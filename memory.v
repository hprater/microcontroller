==> flow/design.v <==
`timescale 1ns/10ps
module memory (EN, MFC, addr, RW, Data_in, Data_out);
    input EN, RW;
    input [15:0] addr, Data_in;
    output reg[15:0] Data_out;
    output MFC;
    reg [15:0] memorycell;
    reg MFC;
    always @(posedge EN)
    begin
        if(RW == 1) begin
            case(addr)
                16'b0000000000000000:
                Data_out = 16'b0111000000001100;     
                16'b0000000000000001:
                Data_out = 16'b1011000000000000;     
                16'b0000000000000010:
                Data_out = 16'b0110000010000000;     
                16'b0000000000000011:
                Data_out = 16'b0010000000011111;     
                16'b0000000000000100:
                Data_out = 16'b1110000000000010;     
                16'b0000000000000101:
                Data_out = 16'b1011000010000000;     
                16'b0000000000000110:
                Data_out = 16'b0011000000000010;     
                16'b0000000000000111:
                Data_out = 16'b0100000010000001;     
                default: Data_out = memorycell;
            endcase
        end
        else memorycell = Data_in;
        #5 MFC = 1;
    end
    always @(negedge EN)
        MFC = 0;
endmodule
* Reports on memory *
Tool output for the design above, in the order of the flow.
Lines are those of the file above, counted from 1.
Operators: Yosys type, input widths -> output width; for muxes data width and select width s.
Cell names lack the library's common part.
Not given: n/a

design
  top module = memory
  clock = EN
  cell library = sky130hd
  corner = tt_025C_1v80

* After elaboration *
Yosys after proc, flatten, opt, wreduce and memory -nomap, before mapping. Enables and synchronous resets that opt folds into registers are not counted as muxes. Memory bits, and registers merged into a memory's read port (data or address), are not among the register bits. Print and check cells are not counted. Equal cells are merged and count once.

cells by class
  equal/unequal tests = 7
  muxes and demuxes = 1
  reduce/logical cells = 1

operators by type and width
  cell                 number
  $pmux 16 s8          1
  $eq 16x3->1 const B  4
  $eq 16x2->1 const B  2
  $eq 16x1->1 const B  1
  $logic_not 16->1     1

bit counts
  bits in registers = 32
  output and inout port bits = 17
  word-level cells = 11

* Logic depth *
Longest topological path by Yosys (ltp), each cell counted once; first at word level (registers and memories cut), then after technology mapping (sequential cells cut; the memories' decode and read muxes count).

logic depth
  depth in word-level cells = 2
  ABC_AREA = 0
  depth in mapped cells = 4
  depth with buffers taken out = 3

* Mapped cells and area *
The flow's flattened synthesis, as Yosys stat reports it; memories are mapped. The netlist is that of the ABC_AREA named above (0 if unset); the other value can give another one.
The area totals of this step are shown rounded.

cell types
  cell      number  total area (um^2)
  edfxtp_1  32      960.922
  mux2_2    6       67.565
  and2_2    6       45.043
  mux2_4    2       30.029
  nor4_2    2       25.024
  mux2i_1   2       20.019
  nor2_1    5       18.768
  o21bai_1  2       15.014
  nand4_2   1       12.512
  buf_6     1       11.261
  inv_1     3       11.261
  nand2_1   3       11.261
  a21bo_2   1       10.01
  xnor2_1   1       8.758
  a21o_1    1       7.507
  buf_4     1       7.507
  and2_1    1       6.256
  nor2b_1   1       6.256

Not listed: further types 4, cells in them 4.

mapped netlist
  mapped cells = 75
  mapped area = 1,290 um^2
  sequential area = 961 um^2
  mapped flip-flops = 32
  buffer cells = 3

* Worst setup path after synthesis *
Path of least setup slack by OpenSTA after synthesis, without wires, with an ideal clock, recovery checks aside; 20% of the period is set as input and as output delay. Where synthesis merged equal registers, the netlist keeps one of their names.

timing path after synthesis
  kind = input-to-reg
  from = input port addr[9]
  to = register Data_out[15]
  period = 2.32 ns
  external input delay = 0.464 ns
  setup time = 0.260 ns
  time at the first pin = 0.464 ns
  arrival = 1.447 ns
  data required time = 2.060 ns
  setup slack = 0.613 ns
  path delay = 1.243 ns
  stages = 4
  buffers on the path = 1
  synthesis period reached = 1.707 ns

"path delay" = arrival - input delay + setup time.
"stages": output pins that drive a net of the path, with the launching flip-flop's if there is one; two outputs of one cell count as two.
"synthesis period reached" = period - worst setup slack (recovery checks aside). The figure is calculated, with input and output delays left at 20% of the set period.
The rows between start and end are the longest chain of elaborated cells between them; the timing report does not say that the signal goes this way. Where chains are equally long, one stands for them.
A line is the first line of the expression or statement that the cell stems from. Yosys adds cells for indexed reads and writes and turns some case tables into memories.
At most two assigning lines are given for a register; there are more.

on the way, after synthesis
  cells stage by stage = nor4_2 nand4_2 buf_6 mux2_4
  length of the longest elaborated chain = 2
  elaborated cells on any way between the ends = 9
  those cells by class = 7 x eq/ne; 1 x mux; 1 x reduce/logical

ends and longest elaborated chain, after synthesis
  what         line  source
  from (decl)  4     input [15:0] addr, Data_in;
  $eq 16x3->1  12    case(addr)
  $pmux 16 s8  12
  to (assign)  14    Data_out = 16'b0111000000001100;
  to (assign)  29    default: Data_out = memorycell;
  to (decl)    5     output reg[15:0] Data_out;

* Path in the finished layout *
From the final timing report of stored run 2: the path of least setup slack in the routed layout; clock arrival at registers is part of the times.

timing path after layout
  kind = input-to-reg
  from = input port addr[13]
  to = register Data_out[12]
  period = 1.3 ns
  external input delay = 0.26 ns
  setup time = 0.24 ns
  time at the first pin = 0.26 ns
  arrival = 1.38 ns
  data required time = 1.38 ns
  setup slack = 0.01 ns
  stages = 5
  buffers on the path = 2

The rows between start and end are the longest chain of elaborated cells between them; the timing report does not say that the signal goes this way. Where chains are equally long, one stands for them.
At most two assigning lines are given for a register; there are more.

on the way, after layout
  cells stage by stage = buf_6 nor4_4 nand4_4 buf_12 mux2_4
  length of the longest elaborated chain = 2
  elaborated cells on any way between the ends = 9
  those cells by class = 7 x eq/ne; 1 x mux; 1 x reduce/logical

ends and longest elaborated chain, after layout
  what         line  source
  from (decl)  4     input [15:0] addr, Data_in;
  $eq 16x3->1  12    case(addr)
  $pmux 16 s8  12
  to (assign)  14    Data_out = 16'b0111000000001100;
  to (assign)  29    default: Data_out = memorycell;
  to (decl)    5     output reg[15:0] Data_out;

Subject: flow runs of memory

Hi,

2 stored runs of memory in the flow (synthesis by Yosys, layout by OpenROAD, sky130hd cells), in arbitrary order. Constraints: input delay and output delay 20% of the set period each, output load 0.01 pF.
"achieved clock period" means the clock period less the worst setup slack. The figure is calculated, with input and output delays left at 20% of the set period.
"worst setup path time" = time allowed to the worst setup path (clock period - input delay - output delay, where it has them) - its slack; a late launch clock adds to it, a late capture clock takes from it.
By "overall power" is meant OpenSTA's value without simulated activity: inputs other than the clock are taken to toggle once in ten clock periods, and the tool carries that through the logic.
The results are shown rounded.
Among the settings, . means not set for that run.
Among the results, . means that no value is shown for the run.

name                                           stored run 1  stored run 2
period_ns                                      2.25          1.3
CORE_UTILIZATION                               67            46
CORE_MARGIN                                    7             2
CELL_PAD_IN_SITES_GLOBAL_PLACEMENT             0             .
GPL_ROUTABILITY_DRIVEN                         1             .
CTS_CLUSTER_DIAMETER                           255           .
MIN_ROUTING_LAYER                              met2          .
MAX_ROUTING_LAYER                              met4          .
CAP_MARGIN                                     20            20
SLEW_MARGIN                                    20            20
PLACE_DENSITY_LB_ADDON                         .             0.02
TNS_END_PERCENT                                .             100
CTS_CLUSTER_SIZE                               .             39
achieved clock period (ns)                     .             1.294
chip area in the Yosys report (um^2)           .             1,290
standard-cell area of the final layout (um^2)  .             2,020
overall power (W)                              .             0.00225
worst slack on setup checks (ns)               .             0.006
worst hold slack after layout (ns)             .             0.480
total negative setup slack (ns)                .             0.000
die outline area (um^2)                        .             3,250
worst setup path time (ns)                     .             1.03
class of the worst setup path                  .             input-to-reg
utilization after routing (%)                  .             74.4

Stored run 1: did not finish, placement stopped with GPL-0301

Regards
